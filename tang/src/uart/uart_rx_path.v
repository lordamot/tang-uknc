==> flow/design.v <==
parameter WDEPTH = 512;
parameter ASIZE = 9;
parameter WDSIZE = 8;
parameter RDEPTH = 256;
parameter RASIZE = 8;
parameter RDSIZE = 16;
parameter WDEPTH = 16;
parameter ASIZE = 4;
parameter WDSIZE = 16;
parameter RDEPTH = 16;
parameter RASIZE = 4;
parameter RDSIZE = 16;
parameter WDEPTH = 2;
parameter ASIZE = 1;
parameter WDSIZE = 8;
parameter RDEPTH = 16;
parameter RASIZE = 4;
parameter RDSIZE = 1;
parameter WDEPTH = 4;
parameter ASIZE = 2;
parameter WDSIZE = 8;
parameter RDEPTH = 4;
parameter RASIZE = 2;
parameter RDSIZE = 8;
parameter WDEPTH = 64;
parameter ASIZE = 6;
parameter WDSIZE = 8;
parameter RDEPTH = 512;
parameter RASIZE = 9;
parameter RDSIZE = 1;
`timescale 1ns / 1ps
module uart_rx_path(
	clk_i,
	n_rst,
	uart_rx_i,
	uart_rx_data_o,
	uart_rx_done
);
input clk_i;
input n_rst;
input uart_rx_i;
output [7:0] uart_rx_data_o;
output uart_rx_done;
parameter [12:0] BAUD_DIV     = 13'd5208/2;    
parameter [12:0] BAUD_DIV_CAP = 13'd2604/2;    
reg [12:0] baud_div=0;
reg baud_bps=0;
reg bps_start=0;
always @(posedge clk_i)
	if(baud_div==BAUD_DIV_CAP)begin
			baud_bps<=1'b1;
			baud_div<=baud_div+1'b1;
	end else 
			if(baud_div<BAUD_DIV && bps_start)begin
				baud_div<=baud_div+1'b1;
				baud_bps<=0;
			end else	begin
				baud_bps<=0;
				baud_div<=0;
			end
reg [4:0] uart_rx_i_r=5'b11111;
always @(posedge clk_i)uart_rx_i_r<={uart_rx_i_r[3:0],uart_rx_i};
wire uart_rx_int=|uart_rx_i_r;
reg [3:0] bit_num=0;
reg uart_rx_done_r=0;
reg state=1'b0;
reg [7:0] uart_rx_data_o_r0=0;
reg [7:0] uart_rx_data_o_r1=0;
always@(posedge clk_i)
	if(n_rst)begin
		case(state)
			1'b0 : 
				if(!uart_rx_int)
					begin
						bps_start<=1'b1;
						state<=1'b1;
					end
			1'b1 :			
				if(baud_bps)
					begin
						bit_num <= bit_num + 1'b1;
						if(bit_num < 4'd9)uart_rx_data_o_r0[bit_num-1] <= uart_rx_i;
						if(bit_num > 4'd2)uart_rx_done_r<=1'b0;
					end
				else if(bit_num == 4'd10)
					begin
						bit_num<=0;
						uart_rx_done_r<=1'b1;
						uart_rx_data_o_r1<=uart_rx_data_o_r0;
						state<=1'b0;
						bps_start<=0;
					end
			default:;
		endcase
	end else uart_rx_done_r <= 0;
assign uart_rx_data_o=uart_rx_data_o_r1;		
assign uart_rx_done=uart_rx_done_r;
endmodule
-- Tool chain data of uart_rx_path
The steps from the RTL of uart_rx_path to its reports follow in flow order.
Lines are those of the file above, counted from 1.
Operators: Yosys type, input widths -> output width; for muxes data width and select width s.
The mark n/a stands for no value.
- top: uart_rx_path
- clock port: clk_i
- cell library: sky130hd
- timing corner: tt_025C_1v80

-- Elaborated design
Yosys after proc, flatten, opt, wreduce and memory -nomap, before mapping. Memory bits, and registers merged into a memory's read port (data or address), are not among the register bits. Print and check cells are not counted. Equal cells are merged and count once.
- register bits at 42
- bits of input ports: 3
- output and inout port bits: 9
- noted elaborated cells: 58
- $add $sub $neg at 4
- noted magnitude comparators: 3
- equal/unequal tests: 8
- shifts and indexed selects: 2
- mux-type cells: 19
- bitwise operators: 5
- reductions and logical operators: 8
- operators with widths (operator ; number):
    $shift 1x33->8 ; 1
    $shift 1x33->8 const A ; 1
    $neg 32->33 ; 1
    $mux 13 ; 2
    $mux 8 ; 3
    $add 13x1->13 const B ; 1
    $eq 13x11->1 const B ; 1
    $lt 13x12->1 const B ; 1
    $reduce_and 4->1 ; 3
    $mux 1 ; 10
    $and 8x8->8 ; 1
    $or 8x8->8 ; 1
    $not 8->8 ; 1
    $mux 4 ; 2
    $ne 2x1->1 const B ; 3
    $ne 2x2->1 const B ; 3
    $reduce_and 3->1 ; 2
    $sub 4x1->5 const B ; 1
    $reduce_or 5->1 ; 1
    $add 4x1->4 const B ; 1
    $gt 4x2->1 const B ; 1
    $lt 4x4->1 const B ; 1
    $eq 4x4->1 const B ; 1
    $pmux 1 s2 ; 2
    $not 1->1 ; 2
    $reduce_bool 2->1 ; 1
    $logic_and 1x1->1 ; 1

-- Logic depth
Longest topological path by Yosys (ltp), each cell counted once; first at word level (registers and memories cut), then after technology mapping (sequential cells cut; the memories' decode and read muxes count).
- depth in word-level cells at 9
- ABC_AREA at 0
- noted depth in mapped cells: 13
- noted depth with buffers taken out: 11

-- Synthesis result
The flow's flattened synthesis, as Yosys stat reports it; memories are mapped. The netlist is that of the ABC_AREA named above (0 if unset); the other value can give another one.
The area totals of this step are shown rounded.
- mapped cells: 199
- synthesis area at 0.002188 mm²
- sequential part of the area: 0.001061 mm²
- flip-flops: 42
- buffer cells at 9
- cell types (type ; number ; area in all (µm²)):
    sky130_fd_sc_hd__edfxtp_1 ; 22 ; 660.634
    sky130_fd_sc_hd__dfxtp_1 ; 20 ; 400.384
    sky130_fd_sc_hd__ha_1 ; 13 ; 162.656
    sky130_fd_sc_hd__mux2_2 ; 7 ; 78.826
    sky130_fd_sc_hd__xnor2_1 ; 9 ; 78.826
    sky130_fd_sc_hd__a21oi_1 ; 15 ; 75.072
    sky130_fd_sc_hd__o2111ai_1 ; 7 ; 61.309
    sky130_fd_sc_hd__nor2_1 ; 13 ; 48.797
    sky130_fd_sc_hd__nand3b_1 ; 5 ; 37.536
    sky130_fd_sc_hd__xor2_1 ; 4 ; 35.034
    sky130_fd_sc_hd__inv_1 ; 8 ; 30.029
    sky130_fd_sc_hd__nand2_1 ; 8 ; 30.029
    sky130_fd_sc_hd__a2111oi_4 ; 1 ; 27.526
    sky130_fd_sc_hd__clkbuf_1 ; 7 ; 26.275
    sky130_fd_sc_hd__and2_1 ; 4 ; 25.024
    sky130_fd_sc_hd__nand3_1 ; 5 ; 25.024
    sky130_fd_sc_hd__nand4_1 ; 4 ; 25.024
    sky130_fd_sc_hd__xnor3_1 ; 1 ; 22.522
Other cell types: 29; their cells: 46.

-- Path before layout
Source: OpenSTA report_checks on the synthesized netlist (no wires, ideal clock, input and output delay 20% of the period each), path of least setup slack; recovery checks are left aside. Register names are those of the netlist, which keeps one name where synthesis merged equal registers.
- kind: reg-to-reg
- start point: register bit_num[0]
- end point: register uart_rx_data_o_r0[4]
- period at 3.74 ns
- noted launch time at the first pin: 0.000 ns
- data arrival time: 2.966 ns
- setup slack: 0.514 ns
- delay of the path at 3.226 ns
- driving pins on the path at 14
- synthesis period reached at 3.226 ns
"delay of the path" is the arrival time less input delay plus setup time.
"driving pins on the path": output pins that drive a net of the path, with the launching flip-flop's if there is one; two outputs of one cell count as two.
"synthesis period reached" = period - worst setup slack (recovery checks aside). The figure is calculated, with input and output delays left at 20% of the set period.
Between the ends stands the longest chain of elaborated cells between them, by number of cells; it is not shown to be the way that was timed. Of several equally long chains one is given.
A line is the first line of the expression or statement that the cell stems from. Yosys adds cells for indexed reads and writes and turns some case tables into memories.
Where a signal picks the word or bit written, the line may be left out of the assigning lines.
The path ends at the data pin of a flip-flop with enable; ways to the enable are not counted.
- cell sequence: sky130_fd_sc_hd__edfxtp_1 -> sky130_fd_sc_hd__buf_2 -> sky130_fd_sc_hd__inv_1 -> sky130_fd_sc_hd__ha_1 -> sky130_fd_sc_hd__or2_2 -> sky130_fd_sc_hd__o21ai_0 -> sky130_fd_sc_hd__mux2i_1 -> sky130_fd_sc_hd__nand2b_1 -> sky130_fd_sc_hd__ha_1 -> sky130_fd_sc_hd__nor4b_1 -> sky130_fd_sc_hd__and4_1 -> sky130_fd_sc_hd__clkbuf_1 -> sky130_fd_sc_hd__o2111ai_1 -> sky130_fd_sc_hd__mux2_2
- cells in the longest elaborated chain: 9
- ends and longest elaborated chain, after synthesis (what ; RTL line ; source):
    from (decl) ; 64 ; reg [3:0] bit_num=0;
    from (assign) ; 81 ; bit_num <= bit_num + 1'b1;
    from (assign) ; 87 ; bit_num<=0;
    $sub 4x1->5 ; 82 ; if(bit_num < 4'd9)uart_rx_data_o_r0[bit_num-1] <= uart_rx_i;
    $neg 32->33 ; 82 ;
    $shift 1x33->8 ; 82 ;
    $not 8->8 ; 82 ;
    $and 8x8->8 ; 82 ;
    $or 8x8->8 ; 82 ;
    $mux 8 ; 82 ;
    $mux 8 ; 79 ; if(baud_bps)
    $mux 8 ; 71 ; case(state)
    to (decl) ; 67 ; reg [7:0] uart_rx_data_o_r0=0;

-- Worst path after layout
Path of least setup slack in the final report of flow run 1 (OpenROAD, finished layout, wires in). Where an end is a register, its clock arrival counts in the times.
- kind: reg-to-reg
- start point: register bit_num[0]
- end point: register uart_rx_data_o_r0[7]
- period at 5.08 ns
- noted launch time at the first pin: 0.28 ns
- data arrival time: 3.55 ns
- setup slack: 1.58 ns
- driving pins on the path at 10
Between the ends stands the longest chain of elaborated cells between them, by number of cells; it is not shown to be the way that was timed. Of several equally long chains one is given.
Where a signal picks the word or bit written, the line may be left out of the assigning lines.
The path ends at the data pin of a flip-flop with enable; ways to the enable are not counted.
- cell sequence: sky130_fd_sc_hd__edfxtp_1 -> sky130_fd_sc_hd__inv_1 -> sky130_fd_sc_hd__ha_1 -> sky130_fd_sc_hd__xnor2_1 -> sky130_fd_sc_hd__nand3b_1 -> sky130_fd_sc_hd__ha_1 -> sky130_fd_sc_hd__nor4b_1 -> sky130_fd_sc_hd__and4_1 -> sky130_fd_sc_hd__o2111ai_1 -> sky130_fd_sc_hd__mux2_2
- cells in the longest elaborated chain: 9
- ends and longest elaborated chain, post-layout (what ; RTL line ; source):
    from (decl) ; 64 ; reg [3:0] bit_num=0;
    from (assign) ; 81 ; bit_num <= bit_num + 1'b1;
    from (assign) ; 87 ; bit_num<=0;
    $sub 4x1->5 ; 82 ; if(bit_num < 4'd9)uart_rx_data_o_r0[bit_num-1] <= uart_rx_i;
    $neg 32->33 ; 82 ;
    $shift 1x33->8 ; 82 ;
    $not 8->8 ; 82 ;
    $and 8x8->8 ; 82 ;
    $or 8x8->8 ; 82 ;
    $mux 8 ; 82 ;
    $mux 8 ; 79 ; if(baud_bps)
    $mux 8 ; 71 ; case(state)
    to (decl) ; 67 ; reg [7:0] uart_rx_data_o_r0=0;

Subject: uart_rx_path on sky130hd, stored results

Hello all,

Top module uart_rx_path; platform sky130hd; tools Yosys and OpenROAD; 2 stored runs in no particular order. Input and output delays are each 20% of the period that was set; the output load is 0.01 pF.
"clock period achieved" = clock period - worst setup slack. The figure is calculated, with input and output delays left at 20% of the set period.
"time on the worst setup path" = time allowed to the worst setup path (clock period - input delay - output delay, where it has them) - its slack; a late launch clock adds to it, a late capture clock takes from it.
"total design power" rests on the timing tool's default activity at the inputs, not on a simulated workload.
Values from the reports are rounded here.

Flow run 1
Settings were period_ns = 5.08; CAP_MARGIN = 20; CORE_MARGIN = 2; CORE_UTILIZATION = 40; SLEW_MARGIN = 20
- total design power: 585.7 uW
- post-route setup TNS at 0.000 ns
- noted the setup slack of the critical path: 1.576 ns
- worst hold slack after layout at 0.353 ns
- area of the standard cells in the finished layout: 0.002456 mm²
- post-route utilization: 0.472
- time on the worst setup path at 3.50 ns
- worst setup path kind: reg-to-reg
- clock period achieved at 3.504 ns
- overall die area at 0.006079 mm²
- post-synthesis cell area at 0.002188 mm²

Flow run 2
Settings were period_ns = 5.4; CORE_UTILIZATION = 35; SETUP_SLACK_MARGIN = 0.92; PLACE_DENSITY_LB_ADDON = 0.18; CORE_ASPECT_RATIO = 1.41; CELL_PAD_IN_SITES_DETAIL_PLACEMENT = 0; TNS_END_PERCENT = 65; CTS_CLUSTER_SIZE = 16; MIN_ROUTING_LAYER = met1; CAP_MARGIN = 20; CORE_MARGIN = 2; SLEW_MARGIN = 20
- total design power: 559.4 uW
- post-route setup TNS at 0.000 ns
- noted the setup slack of the critical path: 1.871 ns
- worst hold slack after layout at 0.341 ns
- area of the standard cells in the finished layout: 0.00246 mm²
- post-route utilization: 0.402
- time on the worst setup path at 3.53 ns
- worst setup path kind: reg-to-reg
- clock period achieved at 3.529 ns
- overall die area at 0.00691 mm²
- post-synthesis cell area at 0.002188 mm²

Thanks
