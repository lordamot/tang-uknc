==> flow/design.v <==
parameter WDEPTH = 512;
parameter ASIZE = 9;
parameter WDSIZE = 8;
parameter RDEPTH = 256;
parameter RASIZE = 8;
parameter RDSIZE = 16;
parameter WDEPTH = 16;
parameter ASIZE = 4;
parameter WDSIZE = 16;
parameter RDEPTH = 16;
parameter RASIZE = 4;
parameter RDSIZE = 16;
parameter WDEPTH = 2;
parameter ASIZE = 1;
parameter WDSIZE = 8;
parameter RDEPTH = 16;
parameter RASIZE = 4;
parameter RDSIZE = 1;
parameter WDEPTH = 4;
parameter ASIZE = 2;
parameter WDSIZE = 8;
parameter RDEPTH = 4;
parameter RASIZE = 2;
parameter RDSIZE = 8;
parameter WDEPTH = 64;
parameter ASIZE = 6;
parameter WDSIZE = 8;
parameter RDEPTH = 512;
parameter RASIZE = 9;
parameter RDSIZE = 1;
`timescale 1ns / 1ps
module sd_controller(
    output reg cs,  
    output mosi,  
    input miso,  
    output sclk,  
    input rd,    
    output reg [7:0] dout,  
    output reg byte_available,  
    input wr,    
    input [7:0] din,  
    output reg ready_for_next_byte,  
    input reset,  
    output ready,  
    input [31:0] address,    
    input clk,   
    input clk_pulse_slow,  
    output reg init_o,
    output [4:0] status,  
    output reg [7:0] recv_data
);
    parameter RST = 0;
    parameter INIT = 1;
    parameter CMD0 = 2;
    parameter CMD8 = 20;
    parameter CMD55 = 3;
    parameter CMD41 = 4;
    parameter POLL_CMD = 5;
    parameter IDLE = 6;
    parameter READ_BLOCK = 7;
    parameter READ_BLOCK_WAIT = 8;
    parameter READ_BLOCK_DATA = 9;
    parameter READ_BLOCK_CRC = 10;
    parameter SEND_CMD = 11;
    parameter RECEIVE_BYTE_WAIT = 12;
    parameter RECEIVE_BYTE = 13;
    parameter WRITE_BLOCK_CMD = 14;
    parameter WRITE_BLOCK_INIT = 15;
    parameter WRITE_BLOCK_DATA = 16;
    parameter WRITE_BLOCK_BYTE = 17;
    parameter WRITE_BLOCK_WAIT = 18;
    parameter WRITE_DATA_SIZE = 515;
    reg [4:0] state = RST;
    assign status = state;
    reg [4:0] return_state;
    reg sclk_sig = 0;
    reg [55:0] cmd_out = {56{1'b1}};
    reg cmd_mode = 1;
    reg [7:0] data_sig = 8'hFF;
    reg [2:0] response_type = 3'b1;
    reg [9:0] byte_counter;
    reg [9:0] bit_counter;
    reg [26:0] boot_counter = 27'd050_000;
    reg [7:0] reset_counter = 0;
    always @(posedge clk) begin
        if(reset == 1) begin
            state <= RST;
            sclk_sig <= 0;
            init_o <= 1'b0;
            boot_counter <= 27'd005_000;
            cmd_mode <= 1;
            cs <= 1;
            cmd_out <= {56{1'b1}};
            data_sig <= 8'hFF;
            if (clk_pulse_slow) begin
                reset_counter <= reset_counter + 8'd1;
                if (reset_counter[5]) sclk_sig <= ~sclk_sig;
            end
        end
        else begin
            if (clk_pulse_slow) begin
            case(state)
                RST: begin
                    if(boot_counter == 0) begin
                        sclk_sig <= 0;
                        cmd_out <= {56{1'b1}};
                        byte_counter <= 0;
                        byte_available <= 0;
                        ready_for_next_byte <= 0;
                        cmd_mode <= 1;
                        bit_counter <= 160;
                        cs <= 1;
                        state <= INIT;
                    end
                    else begin
                        boot_counter <= boot_counter - 27'd1;
                        if (boot_counter[5]) sclk_sig <= ~sclk_sig;
                    end
                end
                INIT: begin
                    if(bit_counter == 0) begin
                        cs <= 0;
                        state <= CMD0;
                    end
                    else begin
                        bit_counter <= bit_counter - 10'd1;
                        sclk_sig <= ~sclk_sig;
                    end
                end
                CMD0: begin
                    cmd_out <= 56'hFF_40_00_00_00_00_95;
                    bit_counter <= 55;
                    response_type <= 3'b1;
                    return_state <= CMD8;
                    state <= SEND_CMD;
                end
                CMD8: begin
                    cmd_out <= 56'hFF_48_00_00_01_AA_87;
                    bit_counter <= 55;
                    response_type <= 3'b111;
                    return_state <= CMD55;
                    state <= SEND_CMD;
                end
                CMD55: begin
                    cmd_out <= 56'hFF_77_00_00_00_00_01;
                    bit_counter <= 55;
                    response_type <= 3'b1;
                    return_state <= CMD41;
                    state <= SEND_CMD;
                end
                CMD41: begin
                    cmd_out <= 56'hFF_69_40_00_00_00_01;
                    bit_counter <= 55;
                    response_type <= 3'b1;
                    return_state <= POLL_CMD;
                    state <= SEND_CMD;
                end
                POLL_CMD: begin
                    if(recv_data[0] == 0) begin
                        state <= IDLE;  
                        init_o<= 1'b1;
                    end
                    else begin
                        state <= CMD55;  
                    end
                end
                IDLE: begin
                    if(rd == 1) begin
                        state <= READ_BLOCK;
                    end
                    else if(wr == 1) begin
                        state <= WRITE_BLOCK_CMD;
                    end
                    else begin
                        state <= IDLE;
                    end
                end
                READ_BLOCK: begin
                    cmd_out <= {16'hFF_51, address, 8'hFF};
                    bit_counter <= 55;
                    response_type <= 3'b1;
                    return_state <= READ_BLOCK_WAIT;
                    state <= SEND_CMD;
                end
                READ_BLOCK_WAIT: begin
                    if(sclk_sig == 1 && miso == 0) begin
                        byte_counter <= 511;
                        bit_counter <= 7;
                        return_state <= READ_BLOCK_DATA;
                        state <= RECEIVE_BYTE;
                    end
                    sclk_sig <= ~sclk_sig;
                end
                READ_BLOCK_DATA: begin
                    dout <= recv_data;
                    byte_available <= 1;
                    if (byte_counter == 0) begin
                        bit_counter <= 7;
                        return_state <= READ_BLOCK_CRC;
                        state <= RECEIVE_BYTE;
                    end
                    else begin
                        byte_counter <= byte_counter - 10'd1;
                        return_state <= READ_BLOCK_DATA;
                        bit_counter <= 7;
                        state <= RECEIVE_BYTE;
                    end
                end
                READ_BLOCK_CRC: begin
                    bit_counter <= 7;
                    return_state <= IDLE;
                    state <= RECEIVE_BYTE;
                end
                SEND_CMD: begin
                    if (sclk_sig == 1) begin
                        if (bit_counter == 0) begin
                            state <= RECEIVE_BYTE_WAIT;
                        end
                        else begin
                            bit_counter <= bit_counter - 10'd1;
                            cmd_out <= {cmd_out[54:0], 1'b1};
                        end
                    end
                    sclk_sig <= ~sclk_sig;
                end
                RECEIVE_BYTE_WAIT: begin
                    if (sclk_sig == 1) begin
                        if (miso == 0) begin
                            recv_data <= 0;
                            case (response_type)
                                1: bit_counter <= 6;
                                7: bit_counter <= 38;
                                default: bit_counter <= 6;
                            endcase
                            state <= RECEIVE_BYTE;
                        end
                    end
                    sclk_sig <= ~sclk_sig;
                end
                RECEIVE_BYTE: begin
                    byte_available <= 0;
                    if (sclk_sig == 1) begin
                        recv_data <= {recv_data[6:0], miso};
                        if (bit_counter == 0) begin
                            state <= return_state;
                        end
                        else begin
                            bit_counter <= bit_counter - 10'd1;
                        end
                    end
                    sclk_sig <= ~sclk_sig;
                end
                WRITE_BLOCK_CMD: begin
                    cmd_out <= {16'hFF_58, address, 8'hFF};
                    bit_counter <= 55;
                    return_state <= WRITE_BLOCK_INIT;
                    response_type <= 1;
                    state <= SEND_CMD;
                    ready_for_next_byte <= 1;
                end
                WRITE_BLOCK_INIT: begin
                    cmd_mode <= 0;
                    byte_counter <= WRITE_DATA_SIZE; 
                    state <= WRITE_BLOCK_DATA;
                    ready_for_next_byte <= 0;
                end
                WRITE_BLOCK_DATA: begin
                    if (byte_counter == 0) begin
                        state <= RECEIVE_BYTE_WAIT;
                        return_state <= WRITE_BLOCK_WAIT;
                    end
                    else begin
                        if ((byte_counter == 2) || (byte_counter == 1)) begin
                            data_sig <= 8'hFF;
                        end
                        else if (byte_counter == WRITE_DATA_SIZE) begin
                            data_sig <= 8'hFE;
                        end
                        else begin
                            data_sig <= din;
                            ready_for_next_byte <= 1;
                        end
                        bit_counter <= 7;
                        state <= WRITE_BLOCK_BYTE;
                        byte_counter <= byte_counter - 10'd1;
                    end
                end
                WRITE_BLOCK_BYTE: begin
                    if (sclk_sig == 1) begin
                        if (bit_counter == 0) begin
                            state <= WRITE_BLOCK_DATA;
                            ready_for_next_byte <= 0;
                        end
                        else begin
                            data_sig <= {data_sig[6:0], 1'b1};
                            bit_counter <= bit_counter - 10'd1;
                        end;
                    end;
                    sclk_sig <= ~sclk_sig;
                end
                WRITE_BLOCK_WAIT: begin
                    if (sclk_sig == 1) begin
                        if (miso == 1) begin
                            state <= IDLE;
                            cmd_mode <= 1;
                        end
                    end
                    sclk_sig <= ~sclk_sig;
                end
            endcase
            end
        end
    end
    assign sclk = sclk_sig;
    assign mosi = cmd_mode ? cmd_out[55] : data_sig[7];
    assign ready = (state == IDLE);
endmodule
======== Step by step through the tools: sd_controller ========
The steps from the RTL of sd_controller to its reports follow in flow order.
Line numbers count from 1 in the design file above.
Operators: Yosys type, input widths -> output width; for muxes data width and select width s.
Library cell names are shortened.
Not given: -
set-up
  design top .............................. sd_controller
  clock input ............................. clk
  cell library ............................ sky130hd
  timing corner ........................... tt_025C_1v80

======== Word level ========
Source: Yosys, flattened and elaborated, memories not mapped. Widths are those after wreduce. Registers that Yosys merges into a memory's read port (data or address) are not register bits. Print and check cells do not count. Equal cells are merged and count once.
storage and ports
  output and inout bits ................... 28
  elaborated cells ........................ 187
  register bits after elaboration ......... 154
  bits of input ports ..................... 46
operators by class
  bitwise logic cells ..................... 5
  multiplexer cells ....................... 72
  add/sub/neg operators ................... 4
  equality and inequality tests ........... 46
  reductions and logical operators ........ 43
operators with widths
  kind                   count
  $pmux 56 s8            1
  $mux 56                3
  $mux 10                10
  $pmux 10 s8            1
  $mux 5                 16
  $pmux 5 s14            1
  $mux 8                 8
  $pmux 5 s10            1
  $ne 2x2->1 const B     20
  $eq 5x4->1 const B     8
  $pmux 10 s4            1
  $pmux 8 s2             2
  $sub 27x1->27 const B  1
  $logic_not 27->1       1
  $sub 10x1->10 const B  2
  $logic_not 10->1       2
  $reduce_bool 10->1     2
  $eq 5x3->1 const B     4
  $eq 5x5->1 const B     4
  $reduce_and 5->1       4
  $reduce_and 9->1       2
  $mux 1                 17
  $reduce_and 15->1      1
  $reduce_bool 14->1     1
  $reduce_and 3->1       4
  $reduce_and 4->1       3
  $reduce_and 6->1       2
  $reduce_or 6->1        2
Other operator kinds: 31; their cells: 46.

======== Longest topological paths ========
Longest topological path by Yosys (ltp), each cell counted once; first at word level (registers and memories cut), then after technology mapping (sequential cells cut; the memories' decode and read muxes count).
depth
  depth in word-level cells ............... 6
  ABC_AREA ................................ 0
  depth in mapped cells ................... 10
  gate-level depth less buffers ........... 8

======== Netlist ========
Source: synth_stat.txt of the flow (Yosys; design flattened, memories mapped). It holds for the ABC_AREA given above (unset counts as 0); a run with the other value may have another netlist.
Totals and module areas in this step are rounded.
cell types
  cell      count  area in all (µm²)
  dfxtp_1   98     1.96E+03
  edfxtp_1  51     1.53E+03
  nor3_1    83     415.398
  a21oi_1   82     410.394
  a221oi_1  32     280.269
  xor2_1    31     271.51
  nand2_1   72     270.259
  nor2_1    68     255.245
  o21ai_0   34     170.163
  nand3_1   32     160.154
  xnor2_1   17     148.893
  clkbuf_1  38     142.637
  a21oi_2   16     140.134
  ha_1      8      100.096
  buf_2     18     90.086
  nor2b_1   14     87.584
  and2_1    11     68.816
  inv_1     17     63.811
Not listed: further types 51, cells in them 162.
mapped netlist
  flip-flops .............................. 149
  buffer cells ............................ 73
  cell count .............................. 884
  cell area after synthesis ............... 7800 µm²
  sequential area ......................... 3500 µm²

======== Timing after synthesis ========
Path of least setup slack by OpenSTA after synthesis, without wires, with an ideal clock, recovery checks aside; 20% of the period is set as input and as output delay. Where synthesis merged equal registers, the netlist keeps one of their names.
path post-synthesis
  path kind ............................... register to register
  start point ............................. reg state[3]
  end point ............................... reg bit_counter[0]
  data required time ...................... 3806 ps
  path buffers ............................ 3
  time at the first pin ................... 0 ps
  arrival time ............................ 2567 ps
  clock period ............................ 4210 ps
  path delay .............................. 2971 ps
  stages on the path ...................... 8
  library setup time ...................... 404 ps
  setup slack ............................. 1240 ps
  period reached after synthesis .......... 2970 ps
"path delay" is the arrival time less input delay plus setup time.
"stages on the path" counts driving pins, that of a launching flip-flop among them; a cell with two outputs on the path counts twice.
"period reached after synthesis" = period - worst setup slack (recovery checks aside). The figure is calculated, with input and output delays left at 20% of the set period.
The rows between start and end are the longest chain of elaborated cells between them; the timing report does not say that the signal goes this way. Where chains are equally long, one stands for them.
Each line given opens the expression or statement behind the cell; cells for indexed reads and writes are added by Yosys, which also makes memories of some case tables.
At most two assigning lines are given for a register; there are more.
The path ends at the enable pin of a flip-flop; only ways to that pin are counted.
between the ends, post-synthesis
  cells stage by stage .................... dfxtp_1 buf_2 buf_2 buf_1 inv_1 o21ai_0 a2111oi_0 nor4_1
  length of the longest elaborated chain .. 4
  elaborated cells on any way between the ends .. 27
  source lines of those cells ............. 1
  those cells by class .................... 21 x eq/ne; 6 x reduce/logical
ends and longest elaborated chain, post-synthesis
  item              RTL line  source
  start, declared   73        reg [4:0] state = RST;
  start, assigned   87        state <= RST;
  start, assigned   245       state <= return_state;
  $eq 5x5->1        102       case(state)
  $reduce_or 3->1   -
  $ne 2x1->1        -
  $reduce_and 9->1  -
  end, assigned     126       bit_counter <= bit_counter - 10'd1;
  end, assigned     220       bit_counter <= bit_counter - 10'd1;
  end, declared     82        reg [9:0] bit_counter;

======== Worst path after layout ========
From the final timing report of flow run 1: the path of least setup slack in the routed layout; clock arrival at registers is part of the times.
The path's times are printed in steps of 10 ps; the period is the one set.
path post-layout
  path kind ............................... register to output
  start point ............................. reg state[3]
  end point ............................... out ready
  clock period ............................ 3830 ps
  path buffers ............................ 1
  data required time ...................... 3060 ps
  stages on the path ...................... 4
  time at the first pin ................... 420 ps
  arrival time ............................ 2360 ps
  setup slack ............................. 710 ps
  external output delay ................... 770 ps
The rows between start and end are the longest chain of elaborated cells between them; the timing report does not say that the signal goes this way. Where chains are equally long, one stands for them.
At most two assigning lines are given for a register; there are more.
between the ends, post-layout
  cells stage by stage .................... dfxtp_1 nand2b_1 nor3_1 clkdlybuf4s50_1
  length of the longest elaborated chain .. 1
  elaborated cells on any way between the ends .. 1
  those cells by class .................... 1 x eq/ne
ends and longest elaborated chain, post-layout
  item             RTL line  source
  start, declared  73        reg [4:0] state = RST;
  start, assigned  87        state <= RST;
  start, assigned  245       state <= return_state;
  $eq 5x3->1       316       assign ready = (state == IDLE);
  end, declared    44        output ready,

Ticket comment

Flow measurements of sd_controller on sky130hd: 2 stored runs with different settings, listed in no order. Input and output delays are each 20% of the period that was set; the output load is 0.01 pF.
"period achieved": clock period set for the run, less the worst setup slack. It is reckoned from that one timing run; input and output delays stay at 20% of the period that was set.
"allowed time less slack (worst setup path)" = time allowed to the worst setup path (clock period - input delay - output delay, where it has them) - its slack; a late launch clock adds to it, a late capture clock takes from it.
"total power after layout" rests on the timing tool's default activity at the inputs, not on a simulated workload.
"allowed time less slack (worst setup path)" is known to 10 ps.
The measured numbers are rounded.

======== flow run 1 ========
==> flow/run.sh <==
#!/bin/bash
# the make line also repeats the synthesis and layout settings of config.mk as NAME=value (left out here)
make -C /OpenROAD-flow-scripts/flow DESIGN_CONFIG=/design/flow/config.mk WORK_HOME=/design/flow/orfs CLKGATE_MAP_FILE= finish
==> flow/config.mk <==
export PLATFORM = sky130hd
export DESIGN_NAME = sd_controller
export DESIGN_NICKNAME = sd_controller
export VERILOG_FILES = /design/flow/design.v
export SDC_FILE = /design/flow/constraint.sdc
export NUM_CORES = 4
export LEC_CHECK = 0
export CAP_MARGIN = 20
export CORE_ASPECT_RATIO = 1.13
export CORE_MARGIN = 4
export CORE_UTILIZATION = 26
export CTS_CLUSTER_DIAMETER = 187
export GPL_ROUTABILITY_DRIVEN = 0
export PLACE_DENSITY_LB_ADDON = 0.0
export SETUP_SLACK_MARGIN = -0.33
export SLEW_MARGIN = 20
==> flow/constraint.sdc <==
create_clock -name core_clock -period 3.83 [get_ports {clk}]
set_input_delay 0.7660 -clock core_clock [delete_from_list [all_inputs] [get_ports {clk}]]
set_output_delay 0.7660 -clock core_clock [all_outputs]
set_load 0.01 [all_outputs]

-------- measured, flow run 1 --------
  total power after layout ................ 6700 uW
  allowed time less slack (worst setup path) .. 2360 ps
  type of the worst setup path ............ register to output
  period achieved ......................... 3122 ps
  setup slack of the worst path ........... 710 ps
  synthesized cell area ................... 7800 µm²
  setup total negative slack .............. 0 ps
  area inside the die boundary ............ 33000 µm²
  worst hold slack in the final report .... 460 ps
  final design utilization ................ 32 %
  standard-cell area of the final layout .. 9500 µm²

======== flow run 2 ========
==> flow/run.sh <==
#!/bin/bash
# the make line also repeats the synthesis and layout settings of config.mk as NAME=value (left out here)
make -C /OpenROAD-flow-scripts/flow DESIGN_CONFIG=/design/flow/config.mk WORK_HOME=/design/flow/orfs CLKGATE_MAP_FILE= finish
==> flow/config.mk <==
export PLATFORM = sky130hd
export DESIGN_NAME = sd_controller
export DESIGN_NICKNAME = sd_controller
export VERILOG_FILES = /design/flow/design.v
export SDC_FILE = /design/flow/constraint.sdc
export NUM_CORES = 4
export LEC_CHECK = 0
export CAP_MARGIN = 20
export CORE_MARGIN = 4
export CORE_UTILIZATION = 26
export GPL_ROUTABILITY_DRIVEN = 1
export MAX_ROUTING_LAYER = met5
export MIN_ROUTING_LAYER = met2
export PLACE_DENSITY_LB_ADDON = 0.28
export SLEW_MARGIN = 0
export TNS_END_PERCENT = 90
==> flow/constraint.sdc <==
create_clock -name core_clock -period 3.58 [get_ports {clk}]
set_input_delay 0.7160 -clock core_clock [delete_from_list [all_inputs] [get_ports {clk}]]
set_output_delay 0.7160 -clock core_clock [all_outputs]
set_load 0.01 [all_outputs]

-------- measured, flow run 2 --------
  setup total negative slack .............. 0 ps
  setup slack of the worst path ........... 440 ps
  total power after layout ................ 7500 uW
  standard-cell area of the final layout .. 9600 µm²
  final design utilization ................ 32 %
  period achieved ......................... 3143 ps
  area inside the die boundary ............ 33000 µm²
  allowed time less slack (worst setup path) .. 2430 ps
  type of the worst setup path ............ register to output
  synthesized cell area ................... 7800 µm²
  worst hold slack in the final report .... 450 ps
